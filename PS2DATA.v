==> flow/design.v <==
`timescale 1ns / 1ps
module PS2DATA(		
		input wire clk,reset,
		input wire ps2d,ps2c,
		output reg left1, left2, right1, right2, up1,up2, down1, down2
    );
wire	[7: 0]	ps2_data;
wire	buzzer_en;
wire rst;
assign rst = ~reset;
kb_top m0(clk, rst, ps2d, ps2c, ps2_data, buzzer_en);
always @ (posedge clk,  negedge reset)
begin
 if(!reset)
	begin
		 left1 = 1'b1;
		 left2 = 1'b1;
		 right1 = 1'b1;
		 right2 = 1'b1;
		 up1 = 1'b1;
		 up2 = 1'b1;
		 down1 = 1'b1;
		 down2 = 1'b1;
		 hit1 = 1'b1;
		 hit2 = 1'b1;
	end
 else
	begin
		if(ps2_data == 8'h60)  
			left1 = 0;
		else
			left1 = 1;
		if(ps2_data == 8'h41)   
			left2 = 0;
		else
			left2 = 1;
		if(ps2_data == 8'h2d)  
			right1= 0;
		else
			right1 = 1;
		if(ps2_data == 8'h44)  
			right2= 0;
		else
			right2 = 1;
		if(ps2_data == 8'h3d) 
			up1 = 0;
		else
			up1 = 1;
		if(ps2_data == 8'h57)  
			up2 = 0;
		else
			up2 = 1;
		if(ps2_data == 8'h5b) 
			down1 = 0;
		else
			down1 = 1;
		if(ps2_data == 8'h53)  
			down2 = 0;
		else
			down2 = 1;
	end
end
endmodule
`timescale 1ns / 1ps
module fifo
   #(
    parameter B=8,  
              W=4   
   )
   (
    input wire clk, reset,
    input wire rd, wr,
    input wire [B-1:0] w_data,
    output wire empty, full,
    output wire [B-1:0] r_data
   );
   reg [B-1:0] array_reg [2**W-1:0];   
   reg [W-1:0] w_ptr_reg, w_ptr_next, w_ptr_succ;
   reg [W-1:0] r_ptr_reg, r_ptr_next, r_ptr_succ;
   reg full_reg, empty_reg, full_next, empty_next;
   wire wr_en;
   always @(posedge clk)
      if (wr_en)
         array_reg[w_ptr_reg] <= w_data;
   assign r_data = array_reg[r_ptr_reg];
   assign wr_en = wr & ~full_reg;
   always @(posedge clk, posedge reset)
      if (reset)
         begin
            w_ptr_reg <= 0;
            r_ptr_reg <= 0;
            full_reg <= 1'b0;
            empty_reg <= 1'b1;
         end
      else
         begin
            w_ptr_reg <= w_ptr_next;
            r_ptr_reg <= r_ptr_next;
            full_reg <= full_next;
            empty_reg <= empty_next;
         end
   always @*
   begin
      w_ptr_succ = w_ptr_reg + 1;
      r_ptr_succ = r_ptr_reg + 1;
      w_ptr_next = w_ptr_reg;
      r_ptr_next = r_ptr_reg;
      full_next = full_reg;
      empty_next = empty_reg;
      case ({wr, rd})
         2'b01:  
            if (~empty_reg)  
               begin
                  r_ptr_next = r_ptr_succ;
                  full_next = 1'b0;
                  if (r_ptr_succ == w_ptr_reg)
                     empty_next = 1'b1;
               end
         2'b10:  
            if (~full_reg)  
               begin
                  w_ptr_next = w_ptr_succ;
                  empty_next = 1'b0;
                  if (w_ptr_succ == r_ptr_reg)
                     full_next = 1'b1;
               end
         2'b11:  
            begin
               w_ptr_next = w_ptr_succ;
               r_ptr_next = r_ptr_succ;
            end
      endcase
   end
   assign full = full_reg;
   assign empty = empty_reg;
endmodule
`timescale 1ns / 1ps
module kb_code
   #(parameter W_SIZE = 2)   
   (
    input wire clk, reset,
    input wire ps2d, ps2c, rd_key_code,
    output wire [7:0] key_code,
    output wire kb_buf_empty
   );
   localparam BRK = 8'hf0;  
   localparam
      wait_brk = 1'b0,
      get_code = 1'b1;
   reg state_reg, state_next;
   wire [7:0] scan_out;
   reg got_code_tick;
   wire scan_done_tick;
   ps2_rx ps2_rx_unit
      (.clk(clk), .reset(reset), .rx_en(1'b1),
       .ps2d(ps2d), .ps2c(ps2c),
       .rx_done_tick(scan_done_tick), .dout(scan_out));
   fifo #(.B(8), .W(W_SIZE)) fifo_key_unit
     (.clk(clk), .reset(reset), .rd(rd_key_code),
      .wr(got_code_tick), .w_data(scan_out),
      .empty(kb_buf_empty), .full(),
      .r_data(key_code));
   always @(posedge clk, posedge reset)
      if (reset)
         state_reg <= wait_brk;
      else
         state_reg <= state_next;
   always @*
   begin
      got_code_tick = 1'b0;
      state_next = state_reg;
      case (state_reg)
         wait_brk:   
            if (scan_done_tick==1'b1 && scan_out==BRK)
               state_next = get_code;
         get_code:   
            if (scan_done_tick)
               begin
                  got_code_tick =1'b1;
                  state_next = wait_brk;
               end
      endcase
   end
endmodule
`timescale 1ns / 1ps
module kb_top(
	input wire clk, reset,
	input wire ps2d,ps2c,
	output wire [7:0] ascii_code,
	output wire kb_not_empty
    );
	wire [7:0] key_code;
	wire kb_buf_empty;
	assign kb_not_empty = ~kb_buf_empty;
	kb_code #(.W_SIZE(2)) kb_code_unit
		(.clk(clk), .reset(reset),
		 .ps2d(ps2d), .ps2c(ps2c),
		 .rd_key_code(kb_not_empty),
		 .key_code(key_code),
		 .kb_buf_empty(kb_buf_empty)
		);
	key2ascii key2ascii_unit
		(.key_code(key_code),
		 .ascii_code(ascii_code)
		);
endmodule
`timescale 1ns / 1ps
module key2ascii(
	input wire [7:0] key_code,
	output reg [7:0] ascii_code
	);
always @*
	case (key_code)
		8'h45: ascii_code = 8'h30  ;   
		8'h16: ascii_code = 8'h31  ;   
		8'h1e: ascii_code = 8'h32  ;   
		8'h26: ascii_code = 8'h33  ;   
		8'h25: ascii_code = 8'h34  ;   
		8'h2e: ascii_code = 8'h35  ;   
		8'h36: ascii_code = 8'h36  ;   
		8'h3d: ascii_code = 8'h37  ;   
		8'h3e: ascii_code = 8'h38  ;   
		8'h46: ascii_code = 8'h39  ;   
		8'h1c: ascii_code = 8'h41 ;    
		8'h32: ascii_code = 8'h42 ;    
		8'h21: ascii_code = 8'h43 ;    
		8'h23: ascii_code = 8'h44 ;    
		8'h24: ascii_code = 8'h45 ;    
		8'h2b: ascii_code = 8'h46 ;    
		8'h34: ascii_code = 8'h47 ;    
		8'h33: ascii_code = 8'h48 ;    
		8'h43: ascii_code = 8'h49 ;    
		8'h3b: ascii_code = 8'h4a ;    
		8'h42: ascii_code = 8'h4b ;    
		8'h4b: ascii_code = 8'h4c ;    
		8'h3a: ascii_code = 8'h4d ;    
		8'h31: ascii_code = 8'h4e ;    
		8'h44: ascii_code = 8'h4f ;    
		8'h4d: ascii_code = 8'h50 ;    
		8'h15: ascii_code = 8'h51 ;    
		8'h2d: ascii_code = 8'h52 ;    
		8'h1b: ascii_code = 8'h53 ;    
		8'h2c: ascii_code = 8'h54 ;    
		8'h3c: ascii_code = 8'h55 ;    
		8'h2a: ascii_code = 8'h56 ;    
		8'h1d: ascii_code = 8'h57 ;    
		8'h22: ascii_code = 8'h58 ;    
		8'h35: ascii_code = 8'h59 ;    
		8'h1a: ascii_code = 8'h5a ;    
		8'h6b: ascii_code = 8'h60 ;    
		8'h74: ascii_code = 8'h2d ;    
		8'h75: ascii_code = 8'h3d ;    
		8'h72: ascii_code = 8'h5b ;    
		8'h29: ascii_code = 8'h20 ;    
		8'h5a: ascii_code = 8'h0d;     
		8'h66: ascii_code = 8'h08;     
		default : ascii_code = 8'h2a;     
	endcase
endmodule
`timescale 1ns / 1ps
module ps2_rx(
	input wire clk,reset,
	input wire ps2d, ps2c, rx_en,
	output reg rx_done_tick,
	output wire [7:0] dout);
	localparam [1:0]
		idle = 2'b00,
		dps = 2'b01,
		load = 2'b10;
	reg [1:0] state_reg, state_next;
	reg [7:0] filter_reg;
	wire [7:0] filter_next;
	reg f_ps2c_reg;
	wire f_ps2c_next;
	reg [3:0] n_reg, n_next;
	reg [10:0] b_reg, b_next;
	wire fall_edge;
	always @(posedge clk, posedge reset)
	if (reset) 
		begin
			filter_reg <= 0;
			f_ps2c_reg <= 0;
		end
	else 
		begin 
			filter_reg <= filter_next;
			f_ps2c_reg <= f_ps2c_next;
		end
	assign filter_next = {ps2c, filter_reg[7:1]};
	assign f_ps2c_next = (filter_reg == 8'b11111111) ? 1'b1 :
						(filter_reg == 8'b00000000) ? 1'b0:
						f_ps2c_reg;
	assign fall_edge = f_ps2c_reg & ~f_ps2c_next;
	always @ (posedge clk, posedge reset)
		if (reset)
			begin
				state_reg <= idle;
				n_reg <= 0;
				b_reg <= 0;
			end
		else 
			begin 
				state_reg <= state_next;
				n_reg <= n_next;
				b_reg <= b_next;
			end
	always @ *
	begin
		state_next = state_reg;
		rx_done_tick = 1'b0;
		n_next = n_reg;
		b_next = b_reg;
		case (state_reg)
			idle :
				if (fall_edge & rx_en)
					begin 
					b_next = {ps2d, b_reg [10:1]};
					n_next = 4'b1001;
					state_next = dps;
				end
			dps: 
				if (fall_edge)
					begin
						b_next = {ps2d, b_reg[10:1]};
						if (n_reg == 0)
							state_next = load;
						else 
						n_next = n_reg-1;
					end
			load: 
				begin
					state_next = idle;
					rx_done_tick = 1'b1;
				end
		endcase
	end
	assign dout = b_reg[8:1];  
endmodule
[From RTL to reports: PS2DATA]
Tool output for the design above, in the order of the flow.
Line numbers count from 1 in the design file above.
Cell names lack the library's common part.
Not given: n/a
Set-up
  design top: PS2DATA
  clock: clk
  standard-cell library: sky130hd
  library corner: tt_025C_1v80

[After elaboration]
Yosys after proc, flatten, opt, wreduce and memory -nomap, before mapping. Memory bits, and registers merged into a memory's read port (data or address), are not among the register bits. Print and check cells are not counted.
Memory sizes are those after Yosys's memory passes, which may raise the word count (mostly to a power of two), join words into wider ones and drop unused or constant bits.
Operators by class
  mux-type cells: 42
  add/sub/neg operators: 3
  reductions and logical operators: 17
  bitwise gates (word level): 6
  eq/ne operators: 24
Operators by type and width (number)
  8-bit by 7-bit equality test with 1-bit output (second input constant): 6
  11-bit two-way mux: 2
  1-bit two-way mux: 21
  8-bit by 6-bit equality test with 1-bit output (second input constant): 2
  8-bit equality test (second input constant): 2
  8-bit two-way mux: 2
  4-bit two-way mux: 3
  2-bit two-way mux: 6
  2-bit AND reduction: 5
  2-bit by 1-bit != test with 1-bit output (second input constant): 4
  2-bit nonzero test: 4
  4-bit AND reduction: 2
  8-bit zero test: 1
  4-bit parallel mux with 2-bit select: 1
  2-bit parallel mux with 2-bit select: 2
  1-bit parallel mux with 2-bit select: 4
  2-bit equality test (second input constant): 3
  2-bit != test (second input constant): 3
  2-bit parallel mux with 3-bit select: 1
  1-bit inverter: 4
  2-bit by 1-bit adder with 2-bit output (second input constant): 2
  2-bit by 1-bit equality test with 1-bit output (second input constant): 2
  2-bit equality test: 2
  4-bit by 1-bit subtractor with 4-bit output (second input constant): 1
  4-bit zero test: 1
  3-bit nonzero test: 1
  1-bit bitwise AND: 2
  2-bit zero test: 1
Not listed: further kinds 2, cells in them 2.
Word-level totals
  bits of input ports: 4
  register bits: 41
  bits in read-only memories: 896
  bits in writable memories: 32
  memories kept: 2
Memory list
  (no name shown): words 128, width 7, read ports 1, wr ports 0, line 213  | case (key_code)
  m0.kb_code_unit.fifo_key_unit.array_reg: words 4, width 8, read ports 1, wr ports 1, line 77  | reg [B-1:0] array_reg [2**W-1:0];

[Logic depth]
Yosys ltp: most cells in a row. Word level: on the elaborated netlist, between registers, memories and ports. Mapped: between sequential cells and ports; inverters and the memories' decode and read muxes count.
Logic depth
  word-level depth: 7
  ABC_AREA: 0
  mapped depth: 14

[Netlist]
Source: synth_stat.txt of the flow (Yosys; design flattened, memories mapped). It holds for the ABC_AREA given above (unset counts as 0); a run with the other value may have another netlist.
Synthesis totals
  cell area after synthesis: 4200.3 µm²
  flip-flop cells: 73
  cell count: 386
Cell types (number)
  edfxtp_1: 32
  dfrtp_1: 31
  dfstp_2: 10
  nand2_1: 56
  ha_1: 15
  mux2i_1: 16
  mux4_2: 7
  mux4_1: 3
  inv_1: 20
  nor2_1: 20
  nor2b_1: 11
  nand3_1: 12
  o21ai_0: 12
  mux2_2: 5
  a21oi_1: 10
  buf_2: 10
  buf_6: 4
  and2_1: 7
Other cell types: 49; their cells: 105.
The figures by module come from a second, unflattened synthesis with its own total; it is not the netlist above.
Second synthesis, totals
  cell total of the unflattened synthesis: 335
  area total of the unflattened synthesis: 4036.4 µm²
Rows give one instance, submodules left out.
By module
  fifo: cells 81, area 1554.0 µm², instances 1
  ps2_rx: cells 91, area 1137.3 µm², instances 1
  key2ascii: cells 128, area 917.1 µm², instances 1
  PS2DATA: cells 25, area 339.1 µm², instances 1
  kb_code (W_SIZE=2): cells 9, area 85.1 µm², instances 1
  kb_top: cells 1, area 3.8 µm², instances 1

[Path before layout]
OpenSTA on the mapped netlist: ideal clock, no wires. The path of least setup slack (recovery checks aside). Input and output delay are each 20% of the period. Register names are those of the netlist, which keeps one name where synthesis merged equal registers.
Timing path post-synthesis
  kind: register to register
  start: register m0.kb_code_unit.fifo_key_unit.r_ptr_reg[0]
  end: register left1
  required time: 3.686 ns
  data arrival time: 3.097 ns
  slack: 0.590 ns
  stages: 15
  period: 3.75 ns
  library setup time: 0.064 ns
  path delay: 3.161 ns
  period reached after synthesis: 3.16 ns
"path delay" is the arrival time less input delay plus setup time.
"stages" counts driving pins, that of a launching flip-flop among them; a cell with two outputs on the path counts twice.
"period reached after synthesis" = period - worst setup slack (recovery checks aside). The figure is calculated, with input and output delays left at 20% of the set period.
The rows between start and end are the longest chain of elaborated cells between them; the timing report does not say that the signal goes this way. Where chains are equally long, one stands for them.
A line is the first line of the expression or statement that the cell stems from. Yosys adds cells for indexed reads and writes and turns some case tables into memories.
The chain passes a memory read, where the word-level depth is cut; so it can be longer than that depth.
At most two assigning lines are given for a register; there are more.
Between the ends, post-synthesis
  cell sequence: dfrtp_1 buf_6 buf_4 mux4_2 buf_2 inv_1 ha_1 inv_1 mux2i_1 a211oi_1 nor4_1 or4_1 buf_2 and3_1 nand3_1
  cells in the longest elaborated chain: 5
  elaborated cells between the ends (all ways): 5
  classes of those cells: 1 x eq/ne; 2 x mux; 2 x memory
RTL lines, path post-synthesis
  from (decl): line 79  | reg [W-1:0] r_ptr_reg, r_ptr_next, r_ptr_succ;
  from (assign): line 91  | r_ptr_reg <= 0;
  from (assign): line 98  | r_ptr_reg <= r_ptr_next;
  memory read 4 x 8 bit: line 77  | reg [B-1:0] array_reg [2**W-1:0];
  memory read 128 x 7 bit: line 213  | case (key_code)
  8-bit two-way mux: line 213
  8-bit by 7-bit equality test with 1-bit output: line 29  | if(ps2_data == 8'h60)
  1-bit two-way mux: line 29
  to (assign): line 30  | left1 = 0;
  to (assign): line 32  | left1 = 1;
  to (decl): line 5  | output reg left1, left2, right1, right2, up1,up2, down1, down2

[Timing after layout]
From the final timing report of stored run 1: the path of least setup slack in the routed layout; clock arrival at registers is part of the times.
Timing path after layout
  kind: register to register
  start: register m0.kb_code_unit.fifo_key_unit.r_ptr_reg[0]
  end: register right1
  library setup time: 0.09 ns
  required time: 3.03 ns
  data arrival time: 3.07 ns
  period: 2.78 ns
  slack: -0.04 ns
  stages: 12
The rows between start and end are the longest chain of elaborated cells between them; the timing report does not say that the signal goes this way. Where chains are equally long, one stands for them.
The chain passes a memory read, where the word-level depth is cut; so it can be longer than that depth.
At most two assigning lines are given for a register; there are more.
Between the ends, after layout
  cell sequence: dfrtp_2 buf_6 mux4_2 buf_4 a21o_1 a21oi_1 nand3b_1 a221oi_2 buf_4 buf_4 nor3b_4 nand4_1
  cells in the longest elaborated chain: 5
  elaborated cells between the ends (all ways): 5
  classes of those cells: 1 x eq/ne; 2 x mux; 2 x memory
RTL lines, path after layout
  from (decl): line 79  | reg [W-1:0] r_ptr_reg, r_ptr_next, r_ptr_succ;
  from (assign): line 91  | r_ptr_reg <= 0;
  from (assign): line 98  | r_ptr_reg <= r_ptr_next;
  memory read 4 x 8 bit: line 77  | reg [B-1:0] array_reg [2**W-1:0];
  memory read 128 x 7 bit: line 213  | case (key_code)
  8-bit two-way mux: line 213
  8-bit by 6-bit equality test with 1-bit output: line 37  | if(ps2_data == 8'h2d)
  1-bit two-way mux: line 37
  to (assign): line 38  | right1= 0;
  to (assign): line 40  | right1 = 1;
  to (decl): line 5  | output reg left1, left2, right1, right2, up1,up2, down1, down2

Record of 2 stored runs of the RTL-to-layout flow on PS2DATA, platform sky130hd. The runs are unordered. Constraints: input delay and output delay 20% of the set period each, output load 0.01 pF.
By "clock period achieved" is meant the clock period of the run minus its worst setup slack. This is arithmetic on one report: input and output delays are still those of the set period (20% each).
"worst path time" means the part of the period allowed to the worst setup path (the constraints hold back 20% at inputs and 20% at outputs) less its slack; where the path has registers, the arrival times of their clocks count too.
By "total power after layout" is meant OpenSTA's value without simulated activity: inputs other than the clock are taken to toggle once in ten clock periods, and the tool carries that through the logic.

==> stored run 1: settings <==
{ "period_ns": 2.78, "CAP_MARGIN": 20, "CORE_MARGIN": 2, "CORE_UTILIZATION": 40, "SLEW_MARGIN": 20 }
==> stored run 1: results <==
area inside the die boundary: 11335.9 µm²
clock period achieved: 2.819 ns
total power after layout: 0.002008 W
worst setup slack after layout: -0.039 ns
worst path time: 2.82 ns
worst setup path kind: register to register
standard-cell area after layout: 5328.9 µm²
chip area after synthesis (Yosys): 4200.3 µm²

==> stored run 2: settings <==
{ "period_ns": 3.67, "CORE_UTILIZATION": 54, "PLACE_DENSITY_LB_ADDON": 0.04, "CORE_ASPECT_RATIO": 1.94, "ABC_AREA": 1, "GPL_ROUTABILITY_DRIVEN": 1, "CTS_CLUSTER_DIAMETER": 244, "MIN_ROUTING_LAYER": "met2", "CAP_MARGIN": 20, "CORE_MARGIN": 2, "SLEW_MARGIN": 20 }
==> stored run 2: results <==
area inside the die boundary: 8679.6 µm²
clock period achieved: 2.933 ns
total power after layout: 0.00171 W
worst setup slack after layout: 0.737 ns
worst path time: 2.93 ns
worst setup path kind: register to register
standard-cell area after layout: 4710.8 µm²
chip area after synthesis (Yosys): 4272.8 µm²
